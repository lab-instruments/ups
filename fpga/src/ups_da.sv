==> flow/design.v <==
module ups_da(
    input          clk,
    input          rst_n,
    input          dv0,
    input   [11:0] data0,
    input          dv1,
    input   [11:0] data1,
    output         sclk,
    output         dout0,
    output         dout1,
    output         cs_n,
    output         ldac_n,
    output         busy
);
    typedef enum logic[5:0] { DA_INIT, DA_CS_START, DA_CS_STOP, DA_LDAC_START, DA_LDAC_STOP, DA_SND } state_t;
    state_t state;
    logic [ 7:0]  clk_div_l;
    logic         sclk_l;
    logic         sclk_n_l;
    logic         sclk_n_reg_l;
    logic         sclk_reg_l;
    logic         sclk_out_l;
    logic         cs_n_l;
    logic         dout0_l;
    logic         dout1_l;
    logic         ldac_n_l;
    logic         busy_l;
    logic [15:0]  data0_l;
    logic [15:0]  data1_l;
    logic [ 4:0]  dcnt_l;
    assign sclk_n_l                    = ~sclk_l;
    assign sclk                        = sclk_l;  
    assign cs_n                        = cs_n_l;
    assign dout0                       = dout0_l;
    assign dout1                       = dout1_l;
    assign ldac_n                      = ldac_n_l;
    assign busy                        = busy_l;
    always @(posedge clk) begin : SCLK_DIVIDER
        if(rst_n == 1'b0) begin
            clk_div_l                  <= 'b0;
            sclk_l                     <= 1'b0;
        end else begin
            clk_div_l                  <= clk_div_l + 1'b1;                      
            sclk_l                     <= clk_div_l[2];
        end
    end
    always @(posedge clk) begin : READ_STATE_MACHINE
        if(rst_n == 1'b0) begin
            state                      <= DA_INIT;
            dcnt_l                     <= 'b0;
            sclk_n_reg_l               <= 1'b0;
            sclk_reg_l                 <= 1'b0;
            data0_l                    <= 'b0;
            data1_l                    <= 'b0;
            dout0_l                    <= 1'b0;
            dout1_l                    <= 1'b0;
            sclk_out_l                 <= 1'b1;
            cs_n_l                     <= 1'b1;
            ldac_n_l                   <= 1'b1;
        end else begin
            cs_n_l                     <= 1'b1;                                  
            sclk_n_reg_l               <= sclk_n_l;                              
            sclk_reg_l                 <= sclk_l;                                
            sclk_out_l                 <= 1'b1;                                  
            ldac_n_l                   <= 1'b1;                                  
            busy_l                     <= 1'b1;                                  
            case(state)
                DA_INIT : begin
                    busy_l             <= 1'b0;                                  
                    if((dv0 == 1'b1) || (dv1 == 1'b1)) begin
                        state          <= DA_CS_START;                           
                        dcnt_l         <= 5'h10;                                 
                        if((dv0 == 1'b1) && (dv1 == 1'b1)) begin
                            data0_l[11:0]   <= data0;                            
                            data1_l[11:0]   <= data1;                            
                        end else if(dv0 == 1'b1) begin
                            data0_l[11:0]   <= data0;                            
                        end else begin  
                            data1_l[11:0]   <= data1;                            
                        end
                    end
                end
                DA_CS_START : begin
                    if((sclk_l == 1'b1) && (sclk_reg_l == 1'b0)) begin           
                        cs_n_l         <= 1'b0;                                  
                        state          <= DA_SND;                                
                        dout0_l        <= data0_l[dcnt_l - 1'b1];                
                        dout1_l        <= data1_l[dcnt_l - 1'b1];                
                        dcnt_l         <= dcnt_l - 1'b1;                         
                    end
                end
                DA_SND : begin
                    sclk_out_l         <= sclk_l;                                
                    cs_n_l             <= 1'b0;                                  
                    if((sclk_l == 1'b1) && (sclk_reg_l == 1'b0)) begin           
                        dout0_l        <= data0_l[dcnt_l - 1'b1];                
                        dout1_l        <= data1_l[dcnt_l - 1'b1];                
                        dcnt_l         <= dcnt_l - 1'b1;                         
                    end
                    if((sclk_l == 1'b0) && (sclk_reg_l == 1'b1)) begin           
                        if(dcnt_l == 5'h0) begin
                            state      <= DA_CS_STOP;                            
                            dcnt_l     <= 5'h0;                                  
                        end
                    end
                end
                DA_CS_STOP : begin
                    cs_n_l             <= 1'b0;                                  
                    if((sclk_n_l == 1'b1) && (sclk_n_reg_l == 1'b0)) begin       
                        state          <= DA_LDAC_START;                         
                    end
                end
                DA_LDAC_START : begin
                    ldac_n_l           <= 1'b0;                                  
                    if((sclk_l == 1'b1) && (sclk_reg_l == 1'b0)) begin           
                        state          <= DA_LDAC_STOP;                          
                    end
                end
                DA_LDAC_STOP : begin
                    ldac_n_l           <= 1'b0;                                  
                    if((sclk_l == 1'b1) && (sclk_reg_l == 1'b0)) begin           
                        state          <= DA_INIT;                               
                    end
                end
                default : begin
                    state              <= DA_INIT;                               
                end
            endcase
        end
    end
endmodule
Step by step through the tools: ups_da
What the tools print for ups_da, step after step.
Lines are those of the file above, counted from 1.
Cell names lack the library's common part.
{ "design": {"top": "ups_da", "clock": "clk", "lib": "sky130hd", "pvt_corner": "tt_025C_1v80"} }

Word level
Source: Yosys, flattened and elaborated, memories not mapped. Widths are those after wreduce. Registers that Yosys merges into a memory's read port (data or address) are not register bits. Print and check cells do not count.
{ "bits": {"ff_bits": 51, "in_bits": 28} }
{ "op_classes": {"eq_ne": 14, "reduce_logical": 18, "bitwise": 3, "shift": 2, "n_mux": 25, "add_sub_neg": 2} }
{ "op_table": {"columns": ["op", "n"], "rows": [
  ["12-bit 2-to-1 mux", 4],
  ["6-bit 2-to-1 mux", 7],
  ["6-bit case mux with 6-bit select", 1],
  ["16-bit by 5-bit indexed select with 1-bit output", 2],
  ["5-bit 2-to-1 mux", 4],
  ["5-bit case mux with 3-bit select", 1],
  ["2-bit inequality test (second input constant)", 7],
  ["6-bit by 2-bit == test with 1-bit output (second input constant)", 2],
  ["6-bit by 3-bit == test with 1-bit output (second input constant)", 2],
  ["8-bit by 1-bit adder with 8-bit output (second input constant)", 1],
  ["7-bit AND reduction", 1],
  ["1-bit 2-to-1 mux", 7],
  ["2-bit OR reduction", 3],
  ["3-bit AND reduction", 2],
  ["6-bit by 1-bit == test with 1-bit output (second input constant)", 1],
  ["6-bit logical NOT", 1],
  ["5-bit by 1-bit subtractor with 5-bit output (second input constant)", 1],
  ["5-bit logical NOT", 1],
  ["1-bit logical AND", 4],
  ["2-bit by 1-bit inequality test with 1-bit output (second input constant)", 2],
  ["2-bit AND reduction", 2],
  ["2-bit nonzero test", 2],
  ["1-bit inverter", 3],
  ["3-bit nonzero test", 1],
  ["1-bit case mux with 2-bit select", 1],
  ["1-bit logical OR", 1]
]} }

Logic depth
Yosys ltp: most cells in a row. Word level: on the elaborated netlist, between registers, memories and ports. Mapped: between sequential cells and ports; inverters and the memories' decode and read muxes count.
{ "depth": {"depth_word": 6, "ABC_AREA": 0, "depth_mapped": 8, "ltp_nobuf": 6} }

Netlist
The flow's flattened synthesis, as Yosys stat reports it; memories are mapped. The netlist is that of the ABC_AREA named above (0 if unset); the other value can give another one.
{ "by_type": {"columns": ["type", "n", "type_area_um2"], "rows": [
  ["dfxtp_1", 45, 900.864],
  ["nand2_1", 61, 228.97],
  ["a21boi_0", 28, 210.202],
  ["mux4_2", 5, 112.608],
  ["and2_1", 7, 43.792],
  ["nor2b_1", 7, 43.792],
  ["nor2_1", 11, 41.29],
  ["mux2i_1", 4, 40.038],
  ["o21ai_0", 8, 40.038],
  ["ha_1", 3, 37.536],
  ["clkbuf_1", 8, 30.029],
  ["edfxtp_1", 1, 30.029],
  ["xnor2_1", 3, 26.275],
  ["a31oi_1", 4, 25.024],
  ["inv_1", 5, 18.768],
  ["nand2b_1", 3, 18.768],
  ["nor3b_4", 1, 18.768],
  ["a21oi_1", 3, 15.014]
]} }
Other cell types: 20; their cells: 26.
{ "mapped": {"ffs": 46, "buffers": 11, "mapped_area_um2": 2078.2, "cell_count": 233} }

Path before layout
Path of least setup slack by OpenSTA after synthesis, without wires, with an ideal clock, recovery checks aside; 20% of the period is set as input and as output delay. Where synthesis merged equal registers, the netlist keeps one of their names.
{ "synth_path": {"kind": "register to register", "from": "register dcnt_l[0]", "to": "register dout0_l", "t_required_ps": 2075, "slack_ps": 177, "path_delay_ps": 2023, "stages": 8, "setup_ps": 125, "launch_ps": 0, "period_ps": 2200, "arrival_time_ps": 1898, "path_buffers": 2, "period_less_setup_slack_ps": 2023} }
"path_delay_ps" = arrival - input delay + setup time.
"stages": output pins that drive a net of the path, with the launching flip-flop's if there is one; two outputs of one cell count as two.
"period_less_setup_slack_ps" is the clock period less the worst setup slack; recovery checks do not enter. This is arithmetic on one report: input and output delays are still those of the set period (20% each).
The rows between start and end are the longest chain of elaborated cells between them; the timing report does not say that the signal goes this way. Where chains are equally long, one stands for them.
Each line given opens the expression or statement behind the cell; cells for indexed reads and writes are added by Yosys, which also makes memories of some case tables.
At most two assigning lines are given for a register; there are more.
{ "synth_between": {"cell_sequence": "dfxtp_1 buf_2 inv_1 ha_1 buf_2 mux4_2 a21boi_0 a31oi_1", "elab_chain_cells": 4} }
{ "synth_rtl": {"columns": ["item", "line_no", "rtl"], "rows": [
  ["start, declared", 30, "logic [ 4:0]  dcnt_l;"],
  ["start, assigned", 89, "dcnt_l         <= dcnt_l - 1'b1;"],
  ["start, assigned", 98, "dcnt_l         <= dcnt_l - 1'b1;"],
  ["5-bit by 1-bit subtractor with 5-bit output", 87, "dout0_l        <= data0_l[dcnt_l - 1'b1];"],
  ["16-bit by 5-bit indexed select with 1-bit output", 87, null],
  ["1-bit 2-to-1 mux", 84, "if((sclk_l == 1'b1) && (sclk_reg_l == 1'b0)) begin"],
  ["1-bit 2-to-1 mux", 67, "case(state)"],
  ["end, assigned", 87, null],
  ["end, assigned", 96, "dout0_l        <= data0_l[dcnt_l - 1'b1];"],
  ["end, declared", 24, "logic         dout0_l;"]
]} }

Worst path after layout
From the final timing report of flow run B: the path of least setup slack in the routed layout; clock arrival at registers is part of the times.
The path's times are printed in steps of 10 ps; the period is the one set.
{ "layout_path": {"kind": "register to register", "from": "register dcnt_l[0]", "to": "register dout0_l", "path_buffers": 0, "setup_ps": 110, "launch_ps": 300, "stages": 6, "t_required_ps": 3690, "slack_ps": 950, "arrival_time_ps": 2740, "period_ps": 3500} }
The rows between start and end are the longest chain of elaborated cells between them; the timing report does not say that the signal goes this way. Where chains are equally long, one stands for them.
At most two assigning lines are given for a register; there are more.
{ "layout_between": {"cell_sequence": "dfxtp_1 inv_1 ha_1 mux4_2 a21boi_0 a31oi_1", "elab_chain_cells": 4} }
{ "layout_rtl": {"columns": ["item", "line_no", "rtl"], "rows": [
  ["start, declared", 30, "logic [ 4:0]  dcnt_l;"],
  ["start, assigned", 89, "dcnt_l         <= dcnt_l - 1'b1;"],
  ["start, assigned", 98, "dcnt_l         <= dcnt_l - 1'b1;"],
  ["5-bit by 1-bit subtractor with 5-bit output", 87, "dout0_l        <= data0_l[dcnt_l - 1'b1];"],
  ["16-bit by 5-bit indexed select with 1-bit output", 87, null],
  ["1-bit 2-to-1 mux", 84, "if((sclk_l == 1'b1) && (sclk_reg_l == 1'b0)) begin"],
  ["1-bit 2-to-1 mux", 67, "case(state)"],
  ["end, assigned", 87, null],
  ["end, assigned", 96, "dout0_l        <= data0_l[dcnt_l - 1'b1];"],
  ["end, declared", 24, "logic         dout0_l;"]
]} }

# Flow runs of ups_da

Design ups_da on sky130hd. What follows are 2 stored runs of the flow, each under its own settings; their order means nothing. The constraints put input and output delay at 20% of the set period each and load the outputs with 0.01 pF.
"period achieved" is the run's clock period less its worst setup slack. It is reckoned from that one timing run; input and output delays stay at 20% of the period that was set.
"critical path time": the worst setup path's part of the clock period (all of it between registers, 20% less for each end at a port) less its slack. A launch clock that arrives late makes it longer, a capture clock that arrives late makes it shorter.
"power consumption" is the tool's figure for a default switching activity; nothing was simulated.
"critical path time" is given in steps of 10 ps.

==> flow run A: settings <==
{ "period_ns": 1.99, "CORE_UTILIZATION": 42, "PLACE_DENSITY_LB_ADDON": 0.27, "CORE_ASPECT_RATIO": 0.94, "CELL_PAD_IN_SITES_GLOBAL_PLACEMENT": 3, "GPL_ROUTABILITY_DRIVEN": 0, "CAP_MARGIN": 20, "CORE_MARGIN": 2, "SLEW_MARGIN": 20 }
==> flow run A: results <==
incomplete, placement halted on FLW-0024

==> flow run B: settings <==
{ "period_ns": 3.5, "CORE_UTILIZATION": 38, "SETUP_SLACK_MARGIN": 0.41, "CORE_MARGIN": 3, "CELL_PAD_IN_SITES_DETAIL_PLACEMENT": 2, "CTS_CLUSTER_DIAMETER": 285, "MIN_ROUTING_LAYER": "met2", "MAX_ROUTING_LAYER": "met5", "CAP_MARGIN": 20, "SLEW_MARGIN": 20 }
==> flow run B: results <==
standard-cell area of the final layout: 2,552.4 µm²
area inside the die boundary: 6,392.8 µm²
critical path time: 2,550 ps
worst setup path type: register to register
utilization: 49.0%
synthesis area: 2,078.2 µm²
period achieved: 2,551 ps
power consumption: 0.001046 W
total negative slack on setup checks: 0 ps
worst setup slack after layout: 949 ps
worst hold slack in the final report: 435 ps
