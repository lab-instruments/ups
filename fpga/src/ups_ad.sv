==> flow/design.v <==
module ups_ad(
    input          clk,
    input          rst_n,
    output  [11:0] data,
    output         dv,
    output         sclk,
    input          din,
    output         cs_n
);
    typedef enum logic[5:0] { AD_INIT, AD_CS_SYNC_ASSERT, AD_CLK_DATA, AD_CS_SYNC_DEASSERT, AD_REG_DATA } state_t;
    state_t state;
    logic [15:0]  clk_sr_l;
    logic         clk_div_l;
    logic         clk_div_reg0_l;
    logic         clk_div_reg1_l;
    logic         clk_div_red_l;
    logic         clk_div_fed_l;
    logic         sclk_l;
    logic         cs_n_l;
    logic [11:0]  data_l;
    logic [15:0]  data_reg_l;
    logic [ 4:0]  dcnt_l;
    logic         dv_l;
    logic         ad_strobe_l;
    logic         ad_strobe_reg_l;
    logic         ad_strobe_red_l;
    assign sclk                        = sclk_l;
    assign cs_n                        = cs_n_l;
    assign data                        = data_l;
    assign dv                          = dv_l;
    always @(posedge clk) begin : SCLK_DIVIDER
        if(rst_n == 1'b0) begin
            clk_sr_l                   <= 'b0;
            clk_div_l                  <= 1'b0;
            clk_div_reg0_l             <= 1'b0;
            clk_div_reg1_l             <= 1'b0;
            ad_strobe_l                <= 1'b0;
            ad_strobe_reg_l            <= 1'b0;
        end else begin
            clk_sr_l                   <= clk_sr_l + 1'b1;                       
            clk_div_l                  <= clk_sr_l[3];                           
            clk_div_reg0_l             <= clk_div_l;                             
            clk_div_reg1_l             <= clk_div_reg0_l;                        
            ad_strobe_l                <= clk_sr_l[12];                          
            ad_strobe_reg_l            <= ad_strobe_l;                           
        end
    end
    always @(posedge clk) begin : EDGE_DETECTOR
        if(rst_n == 1'b0) begin
            clk_div_red_l              <= 1'b0;
            clk_div_fed_l              <= 1'b0;
            ad_strobe_red_l            <= 1'b0;
        end else begin
            clk_div_red_l              <= 1'b0;
            clk_div_fed_l              <= 1'b0;
            ad_strobe_red_l            <= 1'b0;
            if((clk_div_l == 1'b1) && (clk_div_reg0_l == 1'b0)) begin
                clk_div_red_l          <= 1'b1;
            end
            if((clk_div_l == 1'b0) && (clk_div_reg0_l == 1'b1)) begin
                clk_div_fed_l          <= 1'b1;
            end
            if((ad_strobe_l == 1'b1) && (ad_strobe_reg_l == 1'b0)) begin
                ad_strobe_red_l        <= 1'b1;
            end
        end
    end
    always @(posedge clk) begin : AD_READ_STATE_MACHONE
        if(rst_n == 1'b0) begin
            sclk_l                     <= 1'b1;                                  
            cs_n_l                     <= 1'b1;                                  
            data_l                     <= 'h0;                                   
            data_reg_l                 <= 'h0;                                   
            dv_l                       <= 'b0;                                   
            state                      <= AD_INIT;                               
            dcnt_l                     <= 'h0;                                   
        end else begin
            sclk_l                     <= 1'b1;                                  
            cs_n_l                     <= 1'b1;                                  
            dv_l                       <= 1'b0;                                  
            case(state)
                AD_INIT : begin
                    if(ad_strobe_red_l == 1'b1) begin
                        state          <= AD_CS_SYNC_ASSERT;                     
                    end
                end
                AD_CS_SYNC_ASSERT : begin
                    if(clk_div_red_l == 1'b1) begin
                        state          <= AD_CLK_DATA;                           
                        dcnt_l         <= 5'd14;                                 
                    end
                end
                AD_CLK_DATA : begin
                    cs_n_l             <= 1'b0;
                    sclk_l             <= clk_div_reg0_l;
                    if(clk_div_red_l == 1'b1) begin
                        data_reg_l[dcnt_l] <= din;                               
                        if(dcnt_l == 5'h0) begin
                            state      <= AD_CS_SYNC_DEASSERT;
                        end else begin
                            dcnt_l     <= dcnt_l - 1'b1;                         
                        end
                    end
                end
                AD_CS_SYNC_DEASSERT : begin
                    cs_n_l             <= 1'b0;
                    sclk_l             <= 1'b1;
                    if(clk_div_fed_l == 1'b1) begin
                        state          <= AD_REG_DATA;                           
                    end
                end
                AD_REG_DATA : begin
                    data_l             <= data_reg_l[11:0];                      
                    dv_l               <= 1'b1;                                  
                    state              <= AD_INIT;                               
                end
                default : begin
                    state              <= AD_INIT;                               
                end
            endcase
        end
    end
endmodule
-- Reports on ups_ad
The steps from the RTL of ups_ad to its reports follow in flow order.
Line numbers count from 1 in the design file above.
Not given: -
- top: ups_ad
- clock: clk
- library: sky130hd
- timing corner: tt_025C_1v80

-- Word-level counts
Yosys after proc, flatten, opt, wreduce and memory -nomap, before mapping. Memory bits, and registers merged into a memory's read port (data or address), are not among the register bits. Print and check cells are not counted. Equal cells are merged and count once.
- noted register bits: 65
- noted input bits: 3
- noted output and inout port bits: 15
- noted cells after elaboration: 62
- add/subtract/negate cells: 3
- eq/ne operators at 10
- shift operators: 2
- multiplexer cells at 15
- noted bitwise gates (word level): 6
- noted reduce/logical cells: 11
- operator list (operator ; number):
    2-to-1 mux 6 bit ; 5
    parallel mux 6 bit (select 4 bit) ; 1
    variable shift 1 x 6 -> 16 bit ; 1
    variable shift 1 x 6 -> 16 bit (first input constant) ; 1
    adder 16 x 1 -> 16 bit (second input constant) ; 1
    AND 16 bit ; 1
    OR 16 bit ; 1
    inverter 16 bit ; 1
    2-to-1 mux 5 bit ; 3
    != test 2 bit (second input constant) ; 6
    == test 6 x 2 -> 1 bit (second input constant) ; 2
    parallel mux 5 bit (select 2 bit) ; 1
    negator 5 -> 6 bit ; 1
    == test 6 x 1 -> 1 bit (second input constant) ; 1
    == test 6 x 3 -> 1 bit (second input constant) ; 1
    logical NOT 6 bit ; 1
    subtractor 5 x 1 -> 5 bit (second input constant) ; 1
    logical NOT 5 bit ; 1
    AND reduction 5 bit ; 1
    2-to-1 mux 1 bit ; 5
    AND reduction 2 bit ; 2
    AND reduction 4 bit ; 1
    logical AND 1 bit ; 3
    inverter 1 bit ; 3
    nonzero test 2 bit ; 1
    OR reduction 2 bit ; 1

-- Logic depth
Yosys ltp: most cells in a row. Word level: on the elaborated netlist, between registers, memories and ports. Mapped: between sequential cells and ports; inverters and the memories' decode and read muxes count.
- noted depth after elaboration: 5
- ABC_AREA: 0
- mapped depth: 10
- gate-level depth less buffers: 8

-- Netlist
Source: synth_stat.txt of the flow (Yosys; design flattened, memories mapped). It holds for the ABC_AREA given above (unset counts as 0); a run with the other value may have another netlist.
- cells by type (cell ; number ; total area (um2)):
    sky130_fd_sc_hd__dfxtp_1 ; 57 ; 1.14E+03
    sky130_fd_sc_hd__mux2i_1 ; 18 ; 180.173
    sky130_fd_sc_hd__nand2_1 ; 24 ; 90.086
    sky130_fd_sc_hd__nor2_1 ; 24 ; 90.086
    sky130_fd_sc_hd__ha_1 ; 5 ; 62.56
    sky130_fd_sc_hd__xnor2_1 ; 7 ; 61.309
    sky130_fd_sc_hd__a21oi_1 ; 10 ; 50.048
    sky130_fd_sc_hd__nand4_1 ; 7 ; 43.792
    sky130_fd_sc_hd__nand3_1 ; 8 ; 40.038
    sky130_fd_sc_hd__and2_1 ; 6 ; 37.536
    sky130_fd_sc_hd__nor4_1 ; 6 ; 37.536
    sky130_fd_sc_hd__buf_2 ; 7 ; 35.034
    sky130_fd_sc_hd__o21ai_0 ; 7 ; 35.034
    sky130_fd_sc_hd__a31oi_1 ; 5 ; 31.28
    sky130_fd_sc_hd__or3_1 ; 5 ; 31.28
    sky130_fd_sc_hd__inv_1 ; 8 ; 30.029
    sky130_fd_sc_hd__nor3b_1 ; 4 ; 30.029
    sky130_fd_sc_hd__clkbuf_1 ; 6 ; 22.522
Other cell types: 24; their cells: 36.
- mapped cells: 250
- noted chip area (Yosys): 2343.5 um2
- area of sequential cells at 1141.1 um2
- noted mapped flip-flops: 57
- noted buffer cells: 14

-- Timing after synthesis
OpenSTA on the mapped netlist: ideal clock, no wires. The path of least setup slack (recovery checks aside). Input and output delay are each 20% of the period. Register names are those of the netlist, which keeps one name where synthesis merged equal registers.
- path kind: register to register
- from: register dcnt_l[0]
- to: register data_reg_l[11]
- noted period: 2.27 ns
- setup time: 0.116 ns
- launch time at the first pin at 0.000 ns
- data arrival time: 2.242 ns
- noted required time: 2.154 ns
- path slack: -0.087 ns
- noted delay of the path: 2.358 ns
- stages at 11
- noted path buffers: 2
- synthesis period reached at 2.357 ns
"delay of the path" = arrival - input delay + setup time.
"stages" counts driving pins, that of a launching flip-flop among them; a cell with two outputs on the path counts twice.
"synthesis period reached" is the clock period less the worst setup slack; recovery checks do not enter. This is arithmetic on one report: input and output delays are still those of the set period (20% each).
Between the ends stands the longest chain of elaborated cells between them, by number of cells; it is not shown to be the way that was timed. Of several equally long chains one is given.
A line is the first line of the expression or statement that the cell stems from. Yosys adds cells for indexed reads and writes and turns some case tables into memories.
A register here has more assigning lines than the two given.
- path through: sky130_fd_sc_hd__dfxtp_1 > sky130_fd_sc_hd__buf_6 > sky130_fd_sc_hd__inv_1 > sky130_fd_sc_hd__ha_1 > sky130_fd_sc_hd__nor3b_1 > sky130_fd_sc_hd__ha_1 > sky130_fd_sc_hd__and3_1 > sky130_fd_sc_hd__buf_2 > sky130_fd_sc_hd__o211a_1 > sky130_fd_sc_hd__nor4b_2 > sky130_fd_sc_hd__a31o_1
- noted length of the longest elaborated chain: 5
- noted elaborated cells between the ends (all ways): 6
- noted RTL lines with such cells: 1
- those cells by class: add/sub (1); shift (2); logic (3)
- ends and longest elaborated chain, post-synthesis (element ; line ; text):
    start, declared ; 22 ; logic [ 4:0]  dcnt_l;
    start, assigned ; 76 ; dcnt_l                     <= 'h0;
    start, assigned ; 101 ; dcnt_l     <= dcnt_l - 1'b1;
    negator 5 -> 6 bit ; 97 ; data_reg_l[dcnt_l] <= din;
    variable shift 1 x 6 -> 16 bit ; 97 ;
    inverter 16 bit ; 97 ;
    AND 16 bit ; 97 ;
    OR 16 bit ; 97 ;
    end, assigned ; 73 ; data_reg_l                 <= 'h0;
    end, assigned ; 97 ;
    end, declared ; 21 ; logic [15:0]  data_reg_l;

-- Worst path after layout
Path of least setup slack in the final report of run A (OpenROAD, finished layout, wires in). Where an end is a register, its clock arrival counts in the times.
- path kind: register to register
- from: register dcnt_l[1]
- to: register data_reg_l[9]
- noted period: 2.71 ns
- setup time: 0.10 ns
- launch time at the first pin at 0.33 ns
- data arrival time: 2.40 ns
- noted required time: 2.93 ns
- path slack: 0.54 ns
- stages at 9
- noted path buffers: 0
Between the ends stands the longest chain of elaborated cells between them, by number of cells; it is not shown to be the way that was timed. Of several equally long chains one is given.
A register here has more assigning lines than the two given.
- path through: sky130_fd_sc_hd__dfxtp_2 > sky130_fd_sc_hd__inv_1 > sky130_fd_sc_hd__ha_2 > sky130_fd_sc_hd__nor3b_4 > sky130_fd_sc_hd__ha_1 > sky130_fd_sc_hd__and3_1 > sky130_fd_sc_hd__o211a_1 > sky130_fd_sc_hd__nand2_1 > sky130_fd_sc_hd__a32o_1
- noted length of the longest elaborated chain: 5
- noted elaborated cells between the ends (all ways): 6
- noted RTL lines with such cells: 1
- those cells by class: add/sub (1); shift (2); logic (3)
- ends and longest elaborated chain, post-layout (element ; line ; text):
    start, declared ; 22 ; logic [ 4:0]  dcnt_l;
    start, assigned ; 76 ; dcnt_l                     <= 'h0;
    start, assigned ; 101 ; dcnt_l     <= dcnt_l - 1'b1;
    negator 5 -> 6 bit ; 97 ; data_reg_l[dcnt_l] <= din;
    variable shift 1 x 6 -> 16 bit ; 97 ;
    inverter 16 bit ; 97 ;
    AND 16 bit ; 97 ;
    OR 16 bit ; 97 ;
    end, assigned ; 73 ; data_reg_l                 <= 'h0;
    end, assigned ; 97 ;
    end, declared ; 21 ; logic [15:0]  data_reg_l;

Add stored flow runs of ups_ad

Top module ups_ad; platform sky130hd; tools Yosys and OpenROAD; 2 stored runs in no particular order. Input and output delays are each 20% of the period that was set; the output load is 0.01 pF.
"achieved period": clock period set for the run, less the worst setup slack. It is reckoned from that one timing run; input and output delays stay at 20% of the period that was set.
By "worst setup path time" is meant the share of the clock period that the worst setup path is allowed (20% is reserved at inputs, 20% at outputs), minus its slack. Clock arrival times at its registers enter into it.

Run A
Settings were period_ns = 2.71; SETUP_SLACK_MARGIN = 0.37; CAP_MARGIN = 20; CORE_MARGIN = 2; CORE_UTILIZATION = 40; SLEW_MARGIN = 20
- mapped cell area after synthesis at 2343.5 um2
- full die area at 6486.7 um2
- noted the std-cell area (final layout): 2829.0 um2
- post-route utilization at 0.508
- noted the smallest setup slack: 0.537 ns
- noted the post-route setup TNS: 0.000 ns
- noted the worst hold slack: 0.386 ns
- achieved period: 2.173 ns
- noted the worst setup path time: 2.17 ns
- critical path type: register to register

Run B
Settings were period_ns = 4.28; CORE_UTILIZATION = 63; PLACE_DENSITY = 0.5; CELL_PAD_IN_SITES_DETAIL_PLACEMENT = 0; TNS_END_PERCENT = 70; GPL_TIMING_DRIVEN = 1; CTS_CLUSTER_SIZE = 28; CTS_CLUSTER_DIAMETER = 82; SLEW_MARGIN = 5; CAP_MARGIN = 20; CORE_MARGIN = 2
- mapped cell area after synthesis at 2343.5 um2
- full die area at 4223.7 um2
- noted the std-cell area (final layout): 2768.9 um2
- post-route utilization at 0.768
- noted the smallest setup slack: 1.550 ns
- noted the post-route setup TNS: 0.000 ns
- noted the worst hold slack: 0.389 ns
- achieved period: 2.730 ns
- noted the worst setup path time: 2.73 ns
- critical path type: register to register
